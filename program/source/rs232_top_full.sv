==> flow/design.v <==
module Baud_Counter (clk, reset, reset_counters, baud_clock_full_cycle_edge, baud_clock_half_cycle_edge, all_bits_done);
	input	clk, reset, reset_counters;
	output logic baud_clock_full_cycle_edge, baud_clock_half_cycle_edge, all_bits_done;
	parameter BAUD_COUNTER_WIDTH = 9;
	parameter BAUD_COUNT = 9'd434;					 
	parameter BAUD_TICK_COUNT =  BAUD_COUNT - 1;  
	parameter HALF_BAUD_TICK_COUNT	= BAUD_COUNT / 2;  
	parameter DATA_WIDTH = 8;						 
	parameter TOTAL_DATA_WIDTH = DATA_WIDTH + 2;
	logic [(BAUD_COUNTER_WIDTH - 1):0] baud_counter;	 
	logic [3:0] bit_counter;							 
	always_ff @(posedge clk)
	begin
		if (reset == 1'b1)
			baud_counter <= {BAUD_COUNTER_WIDTH{1'b0}};
		else if (reset_counters)
			baud_counter <= {BAUD_COUNTER_WIDTH{1'b0}};
		else if (baud_counter == BAUD_TICK_COUNT)
			baud_counter <= {BAUD_COUNTER_WIDTH{1'b0}};
		else
			baud_counter <= baud_counter + 1'b1;
	end
	always_ff @(posedge clk)
	begin
		if (reset == 1'b1)
			baud_clock_full_cycle_edge <= 1'b0;
		else if (baud_counter == BAUD_TICK_COUNT)
			baud_clock_full_cycle_edge <= 1'b1;
		else
			baud_clock_full_cycle_edge <= 1'b0;
	end
	always_ff @(posedge clk)
	begin
		if (reset == 1'b1)
			baud_clock_half_cycle_edge <= 1'b0;
		else if (baud_counter == HALF_BAUD_TICK_COUNT)
			baud_clock_half_cycle_edge <= 1'b1;
		else
			baud_clock_half_cycle_edge <= 1'b0;
	end
	always_ff @(posedge clk)
	begin
		if (reset == 1'b1)
			bit_counter <= 4'h0;
		else if (reset_counters)
			bit_counter <= 4'h0;
		else if (bit_counter == TOTAL_DATA_WIDTH)
			bit_counter <= 4'h0;
		else if (baud_counter == BAUD_TICK_COUNT)
			bit_counter <= bit_counter + 4'h1;
	end
	always_ff @(posedge clk)
	begin
		if (reset == 1'b1)
			all_bits_done <= 1'b0;
		else if (bit_counter == TOTAL_DATA_WIDTH)
			all_bits_done <= 1'b1;
		else
			all_bits_done <= 1'b0;
	end
endmodule
module hex_7seg(hex_digit, seg);
	input [3:0] hex_digit;
	output logic [6:0] seg;
	always @ (hex_digit)
	case (hex_digit)
			4'h0: seg = ~7'h3F;
			4'h1: seg = ~7'h06; 	 
			4'h2: seg = ~7'h5B; 	 
			4'h3: seg = ~7'h4F; 	 
			4'h4: seg = ~7'h66; 	 
			4'h5: seg = ~7'h6D; 	 
			4'h6: seg = ~7'h7D; 	 
			4'h7: seg = ~7'h07; 	 
			4'h8: seg = ~7'h7F; 	 
			4'h9: seg = ~7'h67; 	 
			4'ha: seg = ~7'h77;
			4'hb: seg = ~7'h7C;
			4'hc: seg = ~7'h39;
			4'hd: seg = ~7'h5E;
			4'he: seg = ~7'h79;
			4'hf: seg = ~7'h71;
	endcase
endmodule
module One_Sec_Timer (clk, reset, count_en, all_timers_done);
	input	clk, reset, count_en;
	output logic all_timers_done;
	parameter TIMER_WIDTH = 19;
	parameter TIMER_COUNT = 19'd500000;
	parameter TIMER_TICK_COUNT =  TIMER_COUNT - 1;
	parameter TOTAL_TIMER = 100;
	logic [(TIMER_WIDTH - 1):0] time_counter;  
	logic [6:0] total_time_counter;  
	logic counting_flag;  
    	always_ff @(posedge clk) begin
        	if (reset) 
            		counting_flag <= 1'b0;
        	else if (count_en) 
            		counting_flag <= 1'b1;   
        	else if (all_timers_done)
            		counting_flag <= 1'b0;   
    	end
	always_ff @(posedge clk)
	begin
		if (reset)
			time_counter <= {TIMER_WIDTH{1'b0}};
		else if (~counting_flag)
			time_counter <= {TIMER_WIDTH{1'b0}};
		else if (time_counter == TIMER_TICK_COUNT)
			time_counter <= {TIMER_WIDTH{1'b0}};
		else if (counting_flag)  
			time_counter <= time_counter + 1'b1;
	end
	always_ff @(posedge clk)
	begin
		if (reset == 1'b1)
			total_time_counter <= 4'h0;
		else if (~counting_flag)
			total_time_counter <= 4'h0;
		else if (total_time_counter == TOTAL_TIMER)
			total_time_counter <= 4'h0;
		else if (time_counter == TIMER_TICK_COUNT && counting_flag)
			total_time_counter <= total_time_counter + 4'h1;
	end
	always_ff @(posedge clk)
	begin
		if (reset == 1'b1)
			all_timers_done <= 1'b0;
		else if (total_time_counter == TOTAL_TIMER)
			all_timers_done <= 1'b1;
		else
			all_timers_done <= 1'b0;
	end
endmodule
module rs232_top_full(iCLK_50, iKEY, oHEX0, oHEX1, oLEDR, oUART_TXD, iUART_RXD,
	GPIO_oUART_TXD, GPIO_receiving_flag, GPIO_transmitting_flag, GPIO_timer_flag, GPIO_all_bits_received_and_transmitted);
	input iCLK_50;
	input [3:0] iKEY;  
  	output oUART_TXD;  
	input  iUART_RXD;  
  	output [6:0] oHEX0, oHEX1; 
	output [8:0] oLEDR;  
	parameter DATA_WIDTH = 8;
	logic [DATA_WIDTH-1:0] received_data;	
	logic receiving_flag, transmitting_flag;
	logic tx_en, timer_flag, reset;  
	logic all_bits_received, all_bits_transmitted, all_bits_received_and_transmitted;  
	logic [3:0] send_counter;  
	assign reset = ~iKEY[0];
	assign oLEDR[7] = transmitting_flag;
	assign oLEDR[6] = receiving_flag;
	assign oLEDR[3] = ~receiving_flag;  
	output logic GPIO_oUART_TXD, GPIO_receiving_flag, GPIO_transmitting_flag, GPIO_timer_flag, GPIO_all_bits_received_and_transmitted;
	assign GPIO_oUART_TXD = oUART_TXD;  
	assign GPIO_receiving_flag = receiving_flag;  
	assign GPIO_transmitting_flag = transmitting_flag;  
	assign GPIO_all_bits_received_and_transmitted = all_bits_received_and_transmitted;  
	assign GPIO_timer_flag = timer_flag;  
	rx_rs232 DUT_RX( 	
	.clk(iCLK_50),
	.reset(reset),
	.serial_data_in(iUART_RXD),  
	.received_data(received_data),
	.receiving_flag(receiving_flag),
	.all_bits_received(all_bits_received)
	);
	hex_7seg DUT_HEX0(received_data[3:0],oHEX0); 
	hex_7seg DUT_HEX1(received_data[7:4],oHEX1);
	tx_rs232 DUT_TX(
	.clk(iCLK_50),
	.reset(reset),	
	.transmit_data(received_data),  
	.tx_en(tx_en),
	.serial_data_out(oUART_TXD),  
	.transmitting_flag(transmitting_flag),
	.all_bits_transmitted(all_bits_transmitted)
	);
	always_ff @(posedge iCLK_50)
	begin
		if (reset == 1'b1)
			send_counter <= 4'h0;
		else if (receiving_flag)  
			send_counter <= 4'h0;
		else if (send_counter >= 4)  
			send_counter <= 4'h4;
		else if (timer_flag)
			send_counter <= send_counter + 4'h1;
	end
	always_ff @(posedge iCLK_50) begin
        	if (send_counter < 4) begin
           		tx_en = timer_flag;  
				all_bits_received_and_transmitted = all_bits_received || all_bits_transmitted;  
        	end else begin
            		tx_en = 1'b0;  
       		end
    	end
	One_Sec_Timer DUT_Timer(
	.clk(iCLK_50), 
	.reset(reset), 
	.count_en(all_bits_received_and_transmitted), 
	.all_timers_done(timer_flag)
	);
endmodule
module rx_rs232 (clk, reset, serial_data_in, received_data, receiving_flag, all_bits_received);
	parameter BAUD_COUNT = 9'd434;
	parameter DATA_WIDTH = 8;
	parameter TOTAL_DATA_WIDTH = DATA_WIDTH + 2;
	input clk, reset, serial_data_in;
	output logic receiving_flag;  
	output logic [(DATA_WIDTH-1):0] received_data;	 
	output logic all_bits_received;
	logic baud_clock;  
	logic [(TOTAL_DATA_WIDTH - 1):0] data_in_shift_reg;  
	Baud_Counter #(
    	.BAUD_COUNT(BAUD_COUNT),   
    	.DATA_WIDTH(DATA_WIDTH)
	) RS232_RX_Counter (
	.clk(clk),
	.reset(reset),
	.reset_counters(~receiving_flag),
	.baud_clock_full_cycle_edge(),  
	.baud_clock_half_cycle_edge(baud_clock),  
	.all_bits_done(all_bits_received)
	);
	always_ff @(posedge clk)
	begin
		if (reset == 1'b1)
			receiving_flag <= 1'b0;
		else if (all_bits_received == 1'b1)  
			receiving_flag <= 1'b0;	 
		else if (serial_data_in == 1'b0)
			receiving_flag <= 1'b1;
	end
	always_ff @(posedge clk)
	begin
		if (reset == 1'b1)
			data_in_shift_reg <= {TOTAL_DATA_WIDTH{1'b0}};
		else if (baud_clock)	
			data_in_shift_reg <= {serial_data_in, data_in_shift_reg[(TOTAL_DATA_WIDTH - 1):1]};	
	end
	always_ff @(posedge clk)
	begin
		if (reset == 1'b1)
			received_data <= {DATA_WIDTH{1'b0}};
		else if (receiving_flag==1'b0)  
		begin
			received_data <= data_in_shift_reg[DATA_WIDTH:1];  
		end
	end
endmodule
module tx_rs232(clk, reset, transmit_data, tx_en, serial_data_out, transmitting_flag, all_bits_transmitted);
	parameter DATA_WIDTH = 8;
	parameter BAUD_COUNT = 9'd434;
	input clk, reset, tx_en;
	input [DATA_WIDTH:1] transmit_data;
	output logic serial_data_out, transmitting_flag;
	logic baud_clock, read_input_en;
	output logic all_bits_transmitted;
	logic [DATA_WIDTH:0] data_out_shift_reg;
	initial
	begin
		serial_data_out <= 1'b1;
		data_out_shift_reg <= {(DATA_WIDTH + 1){1'b1}};  
	end
	Baud_Counter #(
    	.BAUD_COUNT(BAUD_COUNT),   
    	.DATA_WIDTH(DATA_WIDTH)
	) TX_Counter (
	.clk(clk), .reset(reset), .reset_counters(~transmitting_flag),
	.baud_clock_full_cycle_edge(baud_clock),
	.baud_clock_half_cycle_edge(),
	.all_bits_done(all_bits_transmitted)
	);
	always_ff @(posedge clk)
	begin
		if (reset == 1'b1)
			transmitting_flag <= 1'b0;
		else if (all_bits_transmitted == 1'b1)
			transmitting_flag <= 1'b0;
		else if (tx_en)
			transmitting_flag <= 1'b1;
	end
	assign read_input_en = ~transmitting_flag & ~all_bits_transmitted & tx_en;
	always_ff @(posedge clk)
	begin
		if (reset == 1'b1)
			data_out_shift_reg <= {(DATA_WIDTH + 1){1'b1}};  
		else if (read_input_en)
			data_out_shift_reg <= {transmit_data, 1'b0};
		else if (baud_clock)
			data_out_shift_reg <= {1'b1, data_out_shift_reg[DATA_WIDTH:1]};
	end
	always_ff @(posedge clk)
	begin
		if (reset == 1'b1)
			serial_data_out <= 1'b1; 
		else 
			serial_data_out <= data_out_shift_reg[0];  
	end
endmodule
-- Step by step through the tools: rs232_top_full
The steps from the RTL of rs232_top_full to its reports follow in flow order.
Line numbers count from 1 in the design file above.
Not given: -
- top: rs232_top_full
- clock input: iCLK_50
- standard-cell library: sky130hd
- library corner: tt_025C_1v80

-- After elaboration
Yosys after proc, flatten, opt, wreduce and memory -nomap, before mapping. Print and check cells are not counted. Equal cells are merged and count once.
Yosys's memory passes give these memory sizes; they may raise the number of words (mostly to a power of two), join words into wider ones and drop unused or constant bits.
- noted memories kept: 2
- input bits at 6
- output and inout port bits: 29
- word width x clocked read ports: 14
- noted word-level cells: 77
- noted bits in registers: 94
- noted memory bits (read-only): 224
- memory list (name ; depth ; width ; rd ports ; wr ports ; RTL line ; RTL):
    (name not given) ; 16 ; 7 ; 1 ; 0 ; 66 ; case (hex_digit)
    (name not given) ; 16 ; 7 ; 1 ; 0 ; 66 ;
- mux-type cells: 15
- noted equality and inequality tests: 7
- $add $sub $neg: 7
- noted bitwise gates (word level): 7
- noted reductions and logical operators: 15
- order comparisons at 2
- operator list (operator ; count):
    3-bit OR reduction ; 7
    19-bit by 1-bit adder with 19-bit output with constant B ; 1
    19-bit == test with constant B ; 1
    9-bit by 1-bit adder with 9-bit output with constant B ; 2
    9-bit == test with constant B ; 2
    9-bit two-way mux ; 2
    4-bit two-way mux ; 4
    4-bit by 1-bit adder with 4-bit output with constant B ; 3
    9-bit by 8-bit == test with 1-bit output with constant B ; 1
    4-bit == test with constant B ; 2
    7-bit by 1-bit adder with 7-bit output with constant B ; 1
    7-bit == test with constant B ; 1
    1-bit two-way mux ; 7
    2-bit nonzero test ; 3
    2-bit OR reduction ; 3
    3-bit two-way mux ; 2
    1-bit inverter ; 5
    4-bit by 3-bit >= comparator with 1-bit output with constant B ; 1
    4-bit by 3-bit < comparator with 1-bit output with constant B ; 1
    1-bit bitwise AND ; 2
    1-bit logical AND ; 1
    1-bit logical OR ; 1

-- Depth
Yosys ltp: most cells in a row. Word level: on the elaborated netlist, between registers, memories and ports. Mapped: between sequential cells and ports; inverters and the memories' decode and read muxes count.
- depth after elaboration: 4
- ABC_AREA: 0
- noted depth in mapped cells: 9
- noted gate-level depth less buffers: 8

-- After synthesis
The flow's flattened synthesis, as Yosys stat reports it; memories are mapped. The netlist is that of the ABC_AREA named above (0 if unset); the other value can give another one.
- cells by type (type ; count ; area in all (µm²)):
    sky130_fd_sc_hd__dfxtp_1 ; 106 ; 2.12E+03
    sky130_fd_sc_hd__mux2i_1 ; 28 ; 280.269
    sky130_fd_sc_hd__ha_1 ; 22 ; 275.264
    sky130_fd_sc_hd__nor2_1 ; 70 ; 262.752
    sky130_fd_sc_hd__xnor2_1 ; 23 ; 201.443
    sky130_fd_sc_hd__nand2_1 ; 35 ; 131.376
    sky130_fd_sc_hd__nand3_1 ; 26 ; 130.125
    sky130_fd_sc_hd__xor2_1 ; 12 ; 105.101
    sky130_fd_sc_hd__inv_1 ; 27 ; 101.347
    sky130_fd_sc_hd__a21oi_1 ; 19 ; 95.091
    sky130_fd_sc_hd__mux2_2 ; 7 ; 78.826
    sky130_fd_sc_hd__buf_4 ; 10 ; 75.072
    sky130_fd_sc_hd__o21ai_0 ; 14 ; 70.067
    sky130_fd_sc_hd__nand4_1 ; 10 ; 62.56
    sky130_fd_sc_hd__nor3_1 ; 12 ; 60.058
    sky130_fd_sc_hd__o31ai_1 ; 7 ; 52.55
    sky130_fd_sc_hd__and3_1 ; 8 ; 50.048
    sky130_fd_sc_hd__nor4b_2 ; 3 ; 45.043
Other cell types: 32; their cells: 77.
- flip-flop cells at 107
- buffer cells at 24
- noted sequential part of the area: 2152.1 µm²
- cell area after synthesis at 4753.3 µm²
- noted standard cells after synthesis: 516
By module: a second synthesis without flattening, with its own total; a netlist apart from the flattened one above.
- cell total of the unflattened synthesis at 509
- area total of the unflattened synthesis at 4688.2 µm²
Rows give one instance, submodules left out.
- by module (module ; sequential area (µm²) ; area (µm²) ; cells ; times used):
    Baud_Counter ; 320.3 ; 705.7 ; 77 ; 2
    One_Sec_Timer ; 560.5 ; 1338.8 ; 147 ; 1
    rx_rs232 ; 360.3 ; 649.4 ; 58 ; 1
    hex_7seg ; 0.0 ; 255.2 ; 34 ; 2
    tx_rs232 ; 220.2 ; 489.2 ; 53 ; 1
    rs232_top_full ; 130.1 ; 289.0 ; 29 ; 1

-- Timing after synthesis
Path of least setup slack by OpenSTA after synthesis, without wires, with an ideal clock, recovery checks aside; 20% of the period is set as input and as output delay. Where synthesis merged equal registers, the netlist keeps one of their names.
- kind: register -> register
- start: register DUT_RX.receiving_flag
- end: register (no name shown)
- noted clock period: 2.79 ns
- driving pins on the path: 8
- library setup time at 0.095 ns
- data arrival time: 2.022 ns
- noted time at the first pin: 0.000 ns
- delay of the path: 2.117 ns
- path buffers: 1
- required time: 2.695 ns
- setup slack: 0.673 ns
- synthesis period reached at 2.117 ns
"delay of the path" is the arrival time less input delay plus setup time.
"driving pins on the path" counts driving pins, that of a launching flip-flop among them; a cell with two outputs on the path counts twice.
"synthesis period reached" = period - worst setup slack (recovery checks aside). The figure is calculated, with input and output delays left at 20% of the set period.
The rows between start and end are the longest chain of elaborated cells between them; the timing report does not say that the signal goes this way. Where chains are equally long, one stands for them.
Each line given opens the expression or statement behind the cell; cells for indexed reads and writes are added by Yosys, which also makes memories of some case tables.
A register here has more assigning lines than the two given.
- path through: sky130_fd_sc_hd__dfxtp_1 > sky130_fd_sc_hd__buf_2 > sky130_fd_sc_hd__mux2_2 > sky130_fd_sc_hd__and2_1 > sky130_fd_sc_hd__ha_1 > sky130_fd_sc_hd__nand3_1 > sky130_fd_sc_hd__o21ai_0 > sky130_fd_sc_hd__a221oi_1
- cells in the longest elaborated chain at 2
- elaborated cells on any way between the ends: 2
- noted RTL lines with such cells: 0
- classes of those cells: mux: 2
- RTL lines, path after synthesis (what ; RTL line ; RTL):
    start, declared ; 209 ; output logic receiving_flag;
    start, assigned ; 228 ; receiving_flag <= 1'b0;
    start, assigned ; 230 ; receiving_flag <= 1'b0;
    4-bit two-way mux x2 ; - ;

-- Path in the finished layout
Path of least setup slack in the final report of run 1 (OpenROAD, finished layout, wires in). Where an end is a register, its clock arrival counts in the times.
- kind: register -> register
- start: register DUT_RX.receiving_flag
- end: register (no name shown)
- noted time at the first pin: 0.36 ns
- driving pins on the path: 7
- required time: 1.82 ns
- path buffers: 1
- data arrival time: 2.07 ns
- setup slack: -0.26 ns
- library setup time at 0.10 ns
- noted clock period: 1.55 ns
The rows between start and end are the longest chain of elaborated cells between them; the timing report does not say that the signal goes this way. Where chains are equally long, one stands for them.
A register here has more assigning lines than the two given.
- path through: sky130_fd_sc_hd__dfxtp_4 > sky130_fd_sc_hd__buf_4 > sky130_fd_sc_hd__mux2_2 > sky130_fd_sc_hd__nand2_2 > sky130_fd_sc_hd__inv_1 > sky130_fd_sc_hd__nand2_1 > sky130_fd_sc_hd__mux2_2
- cells in the longest elaborated chain at 2
- elaborated cells on any way between the ends: 2
- noted RTL lines with such cells: 0
- classes of those cells: mux: 2
- RTL lines, path post-layout (what ; RTL line ; RTL):
    start, declared ; 209 ; output logic receiving_flag;
    start, assigned ; 228 ; receiving_flag <= 1'b0;
    start, assigned ; 230 ; receiving_flag <= 1'b0;
    4-bit two-way mux x2 ; - ;

==> results <==
Module rs232_top_full, platform sky130hd: 2 stored runs of the flow (Yosys, OpenROAD) with differing settings, in no particular order. Input and output delays are each 20% of the period that was set; the output load is 0.01 pF.
"time of the worst setup path" is the time allowed to the run's worst setup path (the clock period less input and output delay, where it has them) less its slack. Clock arrival times count: a late capture clock shortens it, a late launch clock lengthens it.
"total design power" rests on the timing tool's default activity at the inputs, not on a simulated workload.

Run 1

==> flow/run.sh <==
#!/bin/bash
# the make line also repeats the synthesis and layout settings of config.mk as NAME=value (left out here)
make -C /OpenROAD-flow-scripts/flow DESIGN_CONFIG=/design/flow/config.mk WORK_HOME=/design/flow/orfs CLKGATE_MAP_FILE= finish
==> flow/config.mk <==
export PLATFORM = sky130hd
export DESIGN_NAME = rs232_top_full
export DESIGN_NICKNAME = rs232_top_full
export VERILOG_FILES = /design/flow/design.v
export SDC_FILE = /design/flow/constraint.sdc
export NUM_CORES = 4
export LEC_CHECK = 0
export CAP_MARGIN = 20
export CELL_PAD_IN_SITES_DETAIL_PLACEMENT = 0
export CELL_PAD_IN_SITES_GLOBAL_PLACEMENT = 1
export CORE_MARGIN = 2
export CORE_UTILIZATION = 56
export CTS_CLUSTER_DIAMETER = 77
export GPL_TIMING_DRIVEN = 0
export SLEW_MARGIN = 15
==> flow/constraint.sdc <==
create_clock -name core_clock -period 1.55 [get_ports {iCLK_50}]
set_input_delay 0.3100 -clock core_clock [delete_from_list [all_inputs] [get_ports {iCLK_50}]]
set_output_delay 0.3100 -clock core_clock [all_outputs]
set_load 0.01 [all_outputs]

Measured in run 1:
- synthesis area: 4,753.3 µm²
- total die area at 9,241.0 µm²
- noted the std-cell area (final layout): 6,577.6 µm²
- noted the worst setup slack after layout: -0.257 ns
- total negative slack on setup checks at -4.753 ns
- worst hold slack: 0.420 ns
- noted the total design power: 4,606 µW
- noted the time of the worst setup path: 1.81 ns
- kind of the worst setup path: register -> register

Run 2

==> flow/run.sh <==
#!/bin/bash
# the make line also repeats the synthesis and layout settings of config.mk as NAME=value (left out here)
make -C /OpenROAD-flow-scripts/flow DESIGN_CONFIG=/design/flow/config.mk WORK_HOME=/design/flow/orfs CLKGATE_MAP_FILE= finish
==> flow/config.mk <==
export PLATFORM = sky130hd
export DESIGN_NAME = rs232_top_full
export DESIGN_NICKNAME = rs232_top_full
export VERILOG_FILES = /design/flow/design.v
export SDC_FILE = /design/flow/constraint.sdc
export NUM_CORES = 4
export LEC_CHECK = 0
export ABC_AREA = 1
export CAP_MARGIN = 10
export CELL_PAD_IN_SITES_GLOBAL_PLACEMENT = 3
export CORE_MARGIN = 4
export CORE_UTILIZATION = 41
export GPL_TIMING_DRIVEN = 1
export MIN_ROUTING_LAYER = met1
export SETUP_SLACK_MARGIN = 0.7
export SLEW_MARGIN = 20
export TNS_END_PERCENT = 20
==> flow/constraint.sdc <==
create_clock -name core_clock -period 2.44 [get_ports {iCLK_50}]
set_input_delay 0.4880 -clock core_clock [delete_from_list [all_inputs] [get_ports {iCLK_50}]]
set_output_delay 0.4880 -clock core_clock [all_outputs]
set_load 0.01 [all_outputs]

Measured in run 2:
- synthesis area: 4,795.8 µm²
- total die area at 13,492.0 µm²
- noted the std-cell area (final layout): 5,551.6 µm²
- noted the worst setup slack after layout: 0.636 ns
- total negative slack on setup checks at 0.000 ns
- worst hold slack: 0.415 ns
- noted the total design power: 3,341 µW
- noted the time of the worst setup path: 1.32 ns
- kind of the worst setup path: register -> output
